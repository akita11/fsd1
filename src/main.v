==> flow/design.v <==
module bin2bcd_unit(clk, rst, ModIn, ModOut, Q);
    input clk, rst, ModIn;
    output ModOut;
    output [3:0] Q;
    reg [3:0] bcd;
    assign Q = bcd;
    assign ModOut = (bcd >= 5)?(1'b1):(1'b0);
    always @(posedge clk) begin
        if (rst == 1'b1) bcd <= 4'b0000;
        else begin
            case (bcd) 
                4'b0000 : begin bcd <= {3'b000, ModIn}; end
                4'b0001 : begin bcd <= {3'b001, ModIn}; end
                4'b0010 : begin bcd <= {3'b010, ModIn}; end
                4'b0011 : begin bcd <= {3'b011, ModIn}; end
                4'b0100 : begin bcd <= {3'b100, ModIn}; end
                4'b0101 : begin bcd <= {3'b000, ModIn}; end
                4'b0110 : begin bcd <= {3'b001, ModIn}; end
                4'b0111 : begin bcd <= {3'b010, ModIn}; end
                4'b1000 : begin bcd <= {3'b011, ModIn}; end
                4'b1001 : begin bcd <= {3'b100, ModIn}; end
                default : begin bcd <= 4'b0000; end
            endcase
        end
    end
endmodule
module bin2bcd #(parameter Ndigit = 2)(clk, rst, in, out);
    input clk, rst;
    input in;
    output [Ndigit*4 - 1:0] out;
    wire [Ndigit:0] m;
    assign m[0] = in;
    generate
        genvar i;
        for (i = 0; i < Ndigit; i = i + 1) begin
            bin2bcd_unit d(clk, rst, m[i], m[i+1], out[i*4+3:i*4]);
        end
    endgenerate
endmodule
module FSd1 (clk24M, rst_n, mix_in, lo_out, mix_out, sig_in, TXD, RXD, led);
    input clk24M, rst_n;
    input [2:0] mix_in;
    input [2:0] sig_in;
    output[2:0] lo_out, mix_out;
    input RXD;
    output TXD;
    output [1:0] led;
    reg [11:0] lo_cnt[0:2];
    reg [11:0] lo_cycle[0:2];
    reg [2:0] r_lo;
    reg [11:0] raw_cnt[0:2], raw_cnt_work[0:2];
    reg [23:0] sig_cnt[0:2], sig_cnt_work[0:2];
    reg mix_in_p[0:2], sig_in_p[0:2];
    wire rst = ~rst_n;
    wire tx_busy, rx_ready;
    reg tx_start;
    wire [7:0] tx_data, rx_data;
    reg [7:0] tx_state;
    reg [4:0] data_b;
    reg [7:0] data_h;
    reg [1:0] rx_f_receiving;
    reg [5:0] rx_byte;
    reg [11:0] r_lo_cycle;
    reg [3:0] rx_data_b;
    reg f_send;
    reg [1:0] r_lo_channel;
    wire w_txd;
    reg f_tx_data_ready;
    reg [5:0] bcd_conversion_count;
    wire [31:0] bcd_out;
    reg [31:0] bcd_out_reg;
    reg bcd_in;
    reg f_bcd_data_ready, f_bcd_converting;
    reg [2:0] bcd_state;
    reg [23:0] bcd_in_data;
    wire bcd_rst;
    reg f_send_frame;
    RX8 irx8(clk24M, rst, RXD, rx_data, rx_ready);
    TX8 itx8(clk24M, rst, tx_data, w_txd, tx_start, tx_busy);
    assign TXD = (f_send_frame == 1)?(w_txd):(1'b1);
    bin2bcd #(.Ndigit(8)) i0(clk24M, bcd_rst, bcd_in, bcd_out);  
    assign bcd_rst = (f_bcd_converting == 1)?(0):(1);
    integer i;
    always @(posedge clk24M) begin
        for (i = 0; i < 3; i = i + 1) begin
            if (rst == 1'b1) begin
                lo_cnt[i] <= 0; lo_cycle[i] <= 100;
                raw_cnt[i] <= 0; raw_cnt_work[i] <= 0; mix_in_p[i] <= mix_in[i];
                sig_cnt[i] <= 0; sig_cnt_work[i] <= 0; sig_in_p[i] <= sig_in[i];
                r_lo[i] <= 1'b0;
            end
            else begin
                lo_cnt[i] <= lo_cnt[i] + 1;
                if (lo_cnt[i] == lo_cycle[i] - 1) begin  
                    r_lo[i] <= 1'b1; lo_cnt[i] <= 0;
                end
                else if (lo_cnt[i] == lo_cycle[i]/2 - 1) r_lo[i] <= 1'b0;
                if (mix_in_p[i] == 0 && mix_in[i] == 1) begin
                    raw_cnt[i] <= raw_cnt_work[i];
                    raw_cnt_work[i] <= 0;
                end
                else raw_cnt_work[i] <= raw_cnt_work[i] + 1;
                mix_in_p[i] <= mix_in[i];
                if (sig_in_p[i] == 0 && sig_in[i] == 1) begin
                    sig_cnt[i] <= sig_cnt_work[i];
                    sig_cnt_work[i] <= 0;
                end
                else sig_cnt_work[i] <= sig_cnt_work[i] + 1;
                sig_in_p[i] <= sig_in[i];
            end
        end
        if (rst == 1'b1) begin
            tx_start <= 0; tx_state <= 0; data_b <= 0;
            rx_f_receiving <= 0; rx_byte <= 0;
            f_send <= 0; f_send_frame <= 0;
            f_tx_data_ready <= 0; bcd_conversion_count <= 0;
            f_bcd_data_ready <= 0; bcd_state <= 0;
            bcd_in_data <= 0; f_bcd_converting <= 0;
            bcd_out_reg <= 0; bcd_in <= 0;
        end
        if (f_bcd_data_ready == 0 && f_bcd_converting == 0) begin
            f_bcd_converting <= 1;
            case (bcd_state)
                0  : bcd_in_data <= {12'h000, raw_cnt[0]};
                1  : bcd_in_data <= {12'h000, raw_cnt[1]};
                2  : bcd_in_data <= {12'h000, raw_cnt[2]};
                3  : bcd_in_data <= sig_cnt[0];
                4  : bcd_in_data <= sig_cnt[1];
                5  : bcd_in_data <= sig_cnt[2];
                default: bcd_in_data <= 0;
            endcase
        end
        else if (f_bcd_converting == 1) begin
            if (bcd_conversion_count <= 23) bcd_in <= bcd_in_data[23 - bcd_conversion_count];
            else bcd_in <= 0;
            if (bcd_conversion_count == 25) begin
                bcd_out_reg <= bcd_out;
                bcd_conversion_count <= 0;
                f_bcd_converting <= 0;
                f_bcd_data_ready <= 1; 
                if (bcd_state == 5) bcd_state <= 0;
                else bcd_state <= bcd_state + 1;
            end
            else bcd_conversion_count <= bcd_conversion_count + 1;
        end
        if (tx_busy == 0 && tx_start == 0 && f_bcd_data_ready == 1) begin
            case (tx_state) 
                0  : data_b <= bcd_out_reg[15:12];
                1  : data_b <= bcd_out_reg[11: 8];
                2  : data_b <= bcd_out_reg[ 7: 4];
                3  : begin data_b <= bcd_out_reg[ 3: 0]; f_bcd_data_ready <= 0; end
                4  : data_b <= 5'h12;
                5  : data_b <= bcd_out_reg[15:12];
                6  : data_b <= bcd_out_reg[11: 8];
                7  : data_b <= bcd_out_reg[ 7: 4];
                8  : begin data_b <= bcd_out_reg[ 3: 0]; f_bcd_data_ready <= 0; end
                9  : data_b <= 5'h12;
                10 : data_b <= bcd_out_reg[15:12];
                11 : data_b <= bcd_out_reg[11: 8];
                12 : data_b <= bcd_out_reg[ 7: 4];
                13 : begin data_b <= bcd_out_reg[ 3: 0]; f_bcd_data_ready <= 0; end
                14 : data_b <= 5'h12;
                15 : data_b <= bcd_out_reg[31:28];
                16 : data_b <= bcd_out_reg[27:24];
                17 : data_b <= bcd_out_reg[23:20];
                18 : data_b <= bcd_out_reg[19:16];
                19 : data_b <= bcd_out_reg[15:12];
                20 : data_b <= bcd_out_reg[11: 8];
                21 : data_b <= bcd_out_reg[ 7: 4];
                22 : begin data_b <= bcd_out_reg[ 3: 0]; f_bcd_data_ready <= 0; end
                23 : data_b <= 5'h12;
                24 : data_b <= bcd_out_reg[31:28];
                25 : data_b <= bcd_out_reg[27:24];
                26 : data_b <= bcd_out_reg[23:20];
                27 : data_b <= bcd_out_reg[19:16];
                28 : data_b <= bcd_out_reg[15:12];
                29 : data_b <= bcd_out_reg[11: 8];
                30 : data_b <= bcd_out_reg[ 7: 4];
                31 : begin data_b <= bcd_out_reg[ 3: 0]; f_bcd_data_ready <= 0; end
                32 : data_b <= 5'h12;
                33 : data_b <= bcd_out_reg[31:28];
                34 : data_b <= bcd_out_reg[27:24];
                35 : data_b <= bcd_out_reg[23:20];
                36 : data_b <= bcd_out_reg[19:16];
                37 : data_b <= bcd_out_reg[15:12];
                38 : data_b <= bcd_out_reg[11: 8];
                39 : data_b <= bcd_out_reg[ 7: 4];
                40 : begin data_b <= bcd_out_reg[ 3: 0]; f_bcd_data_ready <= 0; end
                41 : data_b <= 5'h10;
                42  : data_b <= 5'h11;
            endcase
            if (tx_state == 42) begin
                tx_state <= 0;
                f_send_frame <= f_send;
            end
            else tx_state <= tx_state + 1;
            tx_start <= 1;
        end
        else tx_start <= 0;
        if (rx_f_receiving == 0 && rx_ready == 1) rx_f_receiving <= 1;
        if (rx_f_receiving == 1) begin
            rx_f_receiving <= 2;
            rx_byte <= rx_byte + 1;
            if (rx_byte == 0) begin
                if (rx_data == 8'h20) begin
                    f_send <= ~f_send;
                    rx_byte <= 0;
                end
                else r_lo_channel <= rx_data_b[1:0];
            end
            if (rx_byte == 1) r_lo_cycle[11:8] <= rx_data_b;
            if (rx_byte == 2) r_lo_cycle[7:4] <= rx_data_b;
            if (rx_byte == 3) r_lo_cycle[3:0] <= rx_data_b;
            if (rx_byte == 4) begin
                lo_cycle[r_lo_channel] <= r_lo_cycle;
                rx_byte <= 0;
            end
        end
        if (rx_f_receiving == 2 && rx_ready == 0) rx_f_receiving <= 0;
    end
    assign led[0] = (rx_byte == 1)?(1'b0):(1'b1);  
    assign led[1] = (rx_byte == 0)?(1'b1):(1'b0);  
    assign tx_data = data_h;
    always @(data_b) begin
        case (data_b) 
            5'h0 : data_h <= 8'h30;
            5'h1 : data_h <= 8'h31;
            5'h2 : data_h <= 8'h32;
            5'h3 : data_h <= 8'h33;
            5'h4 : data_h <= 8'h34;
            5'h5 : data_h <= 8'h35;
            5'h6 : data_h <= 8'h36;
            5'h7 : data_h <= 8'h37;
            5'h8 : data_h <= 8'h38;
            5'h9 : data_h <= 8'h39;
            5'ha : data_h <= 8'h41;
            5'hb : data_h <= 8'h42;
            5'hc : data_h <= 8'h43;
            5'hd : data_h <= 8'h44;
            5'he : data_h <= 8'h45;
            5'hf : data_h <= 8'h46;
            5'h10 : data_h <= 8'h0d;  
            5'h11 : data_h <= 8'h0a;  
            5'h12 : data_h <= 8'h2c;  
            default: data_h <= 8'h20;  
        endcase
    end
    always @(rx_data) begin 
        case (rx_data)
            8'h30 : rx_data_b <= 4'h0;
            8'h31 : rx_data_b <= 4'h1;
            8'h32 : rx_data_b <= 4'h2;
            8'h33 : rx_data_b <= 4'h3;
            8'h34 : rx_data_b <= 4'h4;
            8'h35 : rx_data_b <= 4'h5;
            8'h36 : rx_data_b <= 4'h6;
            8'h37 : rx_data_b <= 4'h7;
            8'h38 : rx_data_b <= 4'h8;
            8'h39 : rx_data_b <= 4'h9;
            8'h41 : rx_data_b <= 4'ha;  
            8'h42 : rx_data_b <= 4'hb;
            8'h43 : rx_data_b <= 4'hc;
            8'h44 : rx_data_b <= 4'hd;
            8'h45 : rx_data_b <= 4'he;
            8'h46 : rx_data_b <= 4'hf;
            8'h61 : rx_data_b <= 4'ha;  
            8'h62 : rx_data_b <= 4'hb;
            8'h63 : rx_data_b <= 4'hc;
            8'h64 : rx_data_b <= 4'hd;
            8'h65 : rx_data_b <= 4'he;
            8'h66 : rx_data_b <= 4'hf;
            default : rx_data_b <= 0;
        endcase
    end
    wire [2:0] w_mix_sig, w_mix_lo, w_mix_out;
    assign w_mix_sig = mix_in;
    assign w_mix_lo = r_lo;
    assign w_mix_out = w_mix_sig ^ w_mix_lo;
    assign mix_out = w_mix_out;
    assign lo_out = r_lo;
endmodule
module TX8(clk, rst, data, txd, start, busy);
    input clk, rst, start;
    input [7:0] data;
    output      txd, busy;
    reg [11:0]   cnt;  
    reg [3:0]   n_bit;
    reg 	       r_busy;
    reg [10:0]   tdata;
    assign txd = tdata[0], busy = r_busy;
    always @(posedge clk) begin
        if (rst == 1'b1) begin
            cnt <= 0; n_bit <= 0;
            r_busy <= 0;
            tdata <= 11'b11111111111;   
        end
        else begin
            if (r_busy == 0 && start == 1) begin
                r_busy <= 1;
                tdata <= {2'b11, data, 1'b0};   
            end
            if (r_busy == 1) begin
                cnt <= cnt + 1;
                if (cnt == 208 - 1) begin
                    cnt <= 0;
                    n_bit <= n_bit + 1;
                    tdata[10:0] <= {1'b0, tdata[10:1]};   
                    if (n_bit == 10) begin   
                        r_busy <= 0;
                        n_bit <= 0;
                        cnt <= 0;
                        tdata <= 10'b1111111111;
                    end
                end
            end
        end
    end
endmodule
module RX8(clk, rst, rxd, data, ready);
    input clk, rst, rxd;
    output [7:0] data;
    output 	ready;
    reg [11:0]   cnt;  
    reg [3:0]   n_bit;
    reg [9:0]   rdata;
    reg [2:0]   rxdb0;  
    reg 	       rxdb;
    reg 	       r_ready;
    reg [7:0]   data;
    assign ready = r_ready;
    always @(rxdb0) begin
        case (rxdb0)
            3'b000 : rxdb <= 0;
            3'b001 : rxdb <= 0;
            3'b010 : rxdb <= 0;
            3'b011 : rxdb <= 1;
            3'b100 : rxdb <= 0;
            3'b101 : rxdb <= 1;
            3'b110 : rxdb <= 1;
            3'b111 : rxdb <= 1;
        endcase
    end
    always @(posedge clk) begin
        if (rst == 1'b1) begin
            cnt <= 0; n_bit <= 0;
            r_ready <= 0;
            rdata <= 0; rxdb0 <= 0;
            data <= 0;
        end
        else begin
            if (n_bit == 0 && rxd == 0) begin
                n_bit <= 1;
            end
            if (n_bit != 0) begin
                cnt <= cnt + 1;
                if (cnt == (208/4)-1) rxdb0[0] <= rxd;
                if (cnt == (208/2)-1) rxdb0[1] <= rxd;
                if (cnt == (208*3/4)-1) rxdb0[2] <= rxd;
                if (cnt == 208 - 1) begin
                    cnt <= 0;
                    n_bit <= n_bit + 1;
                    rdata[9:0] <= {rxdb, rdata[9:1]};
                    if (n_bit == 9) begin
                        r_ready <= 0;
                    end
                    if (n_bit == 10) begin
                        data <= rdata[9:2];
                        r_ready <= 1;
                        n_bit <= 0;
                        cnt <= 0;
                    end
                end
            end
        end
    end
endmodule
# Step by step through the tools: FSd1
# Tool output for the design above, in the order of the flow.
# Line numbers count from 1 in the design file above.
# Operators carry their Yosys type and port widths (W data, S select, Z words).
# Library cell names are shortened.
# Not given: --
[setup]
top = "FSd1"
clock = "clk24M"
cell_library = "sky130hd"
lib_corner = "tt_025C_1v80"

# After elaboration
# Source: Yosys, flattened and elaborated. Widths are those after wreduce. Print and check cells do not count. Equal cells are merged and count once.
# Yosys's memory passes give these memory sizes; they may raise the number of words (mostly to a power of two), join words into wider ones and drop unused or constant bits.
[bits]
regBits = 465
latchBits = 0
mem_bits_rw = 48
rom_bits = 232
n_memories = 3
input_bits = 9
elab_cells = 491
[classes]
n_addsub = 24
n_mul = 0
n_div = 0
compare = 8
eq_ne = 167
shifts = 1
mux = 101
logic = 16
reduce_and_logical = 108
[memory_table]
columns = ["name", "words", "width", "line", "rtl"]
rows = [
  ["(no name shown)", 32, 7, 225, "case (data_b)"],
  ["lo_cycle", 4, 12, 49, "reg [11:0] lo_cycle[0:2];"],
  ["(no name shown)", 8, 1, 332, "case (rxdb0)"],
]
[ops]
columns = ["cell", "count"]
rows = [
  ["$eq A12 B32 Y1", 6],
  ["$eq A8 B6 Y1 const B", 21],
  ["$pmux W4 S5", 8],
  ["$pmux W24 S6", 1],
  ["$eq A4 B3 Y1 const B", 32],
  ["$eq A8 B5 Y1 const B", 16],
  ["$mux W32", 4],
  ["$reduce_or A2 Y1", 56],
  ["$add A12 B1 Y12 const B", 8],
  ["$eq A8 B7 Y1 const B", 12],
  ["$eq A4 B4 Y1 const B", 19],
  ["$add A24 B1 Y24 const B", 3],
  ["$eq A4 B2 Y1 const B", 16],
  ["$eq A8 B4 Y1 const B", 8],
  ["$pmux W4 S15", 1],
  ["$pmux W5 S11", 1],
  ["$mux W6", 9],
  ["$mux W24", 2],
  ["$mux W12", 4],
  ["$mux W1", 47],
  ["$sub A12 B1 Y13 const B", 3],
  ["$sub A11 B1 Y12 const B", 3],
  ["$eq A12 B8 Y1 const B", 3],
  ["$logic_not A4 Y1", 9],
  ["$mux W11", 3],
  ["$eq A4 B1 Y1 const B", 8],
  ["$eq A8 B3 Y1 const B", 4],
  ["$ge A4 B3 Y1 const B", 7],
]
# Other operator kinds: 43; their cells: 111.

# Longest topological paths
# Longest topological path by Yosys (ltp), each cell counted once; first at word level (registers and memories cut), then after technology mapping (sequential cells cut; the memories' decode and read muxes count).
[logic_depth]
word_depth = 6
ABC_AREA = 1
mapped_depth = 19

# After synthesis
# Source: synth_stat.txt of the flow (Yosys; design flattened, memories mapped). It holds for the ABC_AREA given above (unset counts as 0); a run with the other value may have another netlist.
# The area totals of this step are shown rounded.
[mapped]
cells = 3108
area_mm2 = 0.0238
seqArea_mm2 = 0.011
ffs = 507
[by_type]
columns = ["type", "count"]
rows = [
  ["dfxtp_1", 419],
  ["edfxtp_1", 88],
  ["nand2_1", 489],
  ["nor2_1", 407],
  ["inv_1", 383],
  ["o21ai_0", 267],
  ["a21oi_1", 250],
  ["nand3_1", 175],
  ["xor2_1", 91],
  ["ha_1", 40],
  ["nor3_1", 79],
  ["xnor2_1", 42],
  ["clkbuf_1", 86],
  ["nand4_1", 44],
  ["a31oi_1", 27],
  ["nor3b_1", 18],
  ["a211oi_1", 15],
  ["nand3_2", 9],
]
# Not listed: further types 41, cells in them 179.

# Timing after synthesis
# Path of least setup slack by OpenSTA after synthesis, without wires, with an ideal clock, recovery checks aside; 20% of the period is set as input and as output delay. Where synthesis merged equal registers, the netlist keeps one of their names.
[synth_path]
path_kind = "reg-to-reg"
start = "register tx_state[0]"
end = "register (no name shown)"
tclk_ns = 3.08
setup_time_ns = 0.112
t_first_pin_ns = 0.000
arrival_ns = 2.244
setup_slack_ns = 0.724
delay_ns = 2.356
path_stages = 19
n_path_buf = 0
synth_period_reached_ns = 2.356
# "delay_ns" is the arrival time less input delay plus setup time.
# "path_stages" counts driving pins, that of a launching flip-flop among them; a cell with two outputs on the path counts twice.
# "synth_period_reached_ns" = period - worst setup slack (recovery checks aside). The figure is calculated, with input and output delays left at 20% of the set period.
# Between the ends stands the longest chain of elaborated cells between them, by number of cells; it is not shown to be the way that was timed. Of several equally long chains one is given.
# A line is the first line of the expression or statement that the cell stems from. Yosys adds cells for indexed reads and writes and turns some case tables into memories.
# A register here has more assigning lines than the two given.
[synth_via]
path_cell_list = "edfxtp_1 > ha_1 > nand2_1 > nor2_1 > nand3_1 > nand3_2 > nor2_1 > nand2_2 > nor2_4 > nand2_4 > nand2_8 > nand2_1 > nand2_2 > inv_1 > ha_1 > nand3b_1 > nand3_1 > nand2_1 > nand2_1"
elab_chain_cells = 4
cells_between = 54
cone_classes = "eq/ne: 42; mux: 2; reduce/logical: 10"
[synth_lines]
columns = ["element", "line", "rtl"]
rows = [
  ["start, declared", 58, "reg [7:0] tx_state;"],
  ["start, assigned", 113, "tx_start <= 0; tx_state <= 0; data_b <= 0;"],
  ["start, assigned", 196, "else tx_state <= tx_state + 1;"],
  ["$eq A8 B6 Y1", 147, "case (tx_state)"],
  ["$reduce_or A6 Y1", "--", ""],
  ["$pmux W5 S11", 147, ""],
  ["$mux W5", 146, "if (tx_busy == 0 && tx_start == 0 && f_bcd_data_ready == 1) begin"],
]

# Worst path after layout
# From the final timing report of run 1: the path of least setup slack in the routed layout; clock arrival at registers is part of the times.
[layout_path]
path_kind = "reg-to-output"
start = "register rx_byte[4]"
end = "output port led[0]"
tclk_ns = 2.9
t_first_pin_ns = 0.60
arrival_ns = 2.10
setup_slack_ns = 0.22
path_stages = 4
n_path_buf = 1
# Between the ends stands the longest chain of elaborated cells between them, by number of cells; it is not shown to be the way that was timed. Of several equally long chains one is given.
# A register here has more assigning lines than the two given.
[layout_via]
path_cell_list = "edfxtp_1 > nor2_2 > nand3_1 > clkdlybuf4s50_1"
elab_chain_cells = 2
cells_between = 2
cone_classes = "eq/ne: 1; mux: 1"
[layout_lines]
columns = ["element", "line", "rtl"]
rows = [
  ["start, declared", 62, "reg [5:0] rx_byte;"],
  ["start, assigned", 114, "rx_f_receiving <= 0; rx_byte <= 0;"],
  ["start, assigned", 203, "rx_byte <= rx_byte + 1;"],
  ["$eq A6 B1 Y1", 221, "assign led[0] = (rx_byte == 1)?(1'b0):(1'b1);"],
  ["$mux W1", 221, ""],
  ["end, declared", 47, "output [1:0] led;"],
]

# Top module FSd1; platform sky130hd; tools Yosys and OpenROAD; 2 stored runs in no particular order. Input and output delays are each 20% of the period that was set; the output load is 0.01 pF.
# "total_power_uw" rests on the timing tool's default activity at the inputs, not on a simulated workload.
# The results are shown rounded.

[[run]]
name = "run 1"
[run.settings]
period_ns = 2.9
CORE_UTILIZATION = 22
SETUP_SLACK_MARGIN = -0.05
PLACE_DENSITY = 0.43
HOLD_SLACK_MARGIN = -0.04
CELL_PAD_IN_SITES_GLOBAL_PLACEMENT = 1
CELL_PAD_IN_SITES_DETAIL_PLACEMENT = 0
ABC_AREA = 1
CAP_MARGIN = 10
SLEW_MARGIN = 35
CORE_MARGIN = 2
[run.results]
ys_area_mm2 = 0.0238
design_die_area_mm2 = 0.111
layout_stdcell_area_mm2 = 0.0278
fin_ws_ns = 0.224
tns_ns = 0.000
timing.hold.ws_ns = 0.435
total_power_uw = 17400

[[run]]
name = "run 2"
[run.settings]
period_ns = 3.38
CORE_UTILIZATION = 39
CAP_MARGIN = 20
CORE_MARGIN = 2
SLEW_MARGIN = 20
[run.results]
ys_area_mm2 = 0.0238
design_die_area_mm2 = 0.063
layout_stdcell_area_mm2 = 0.0269
fin_ws_ns = 0.244
tns_ns = 0.000
timing.hold.ws_ns = 0.373
total_power_uw = 14100
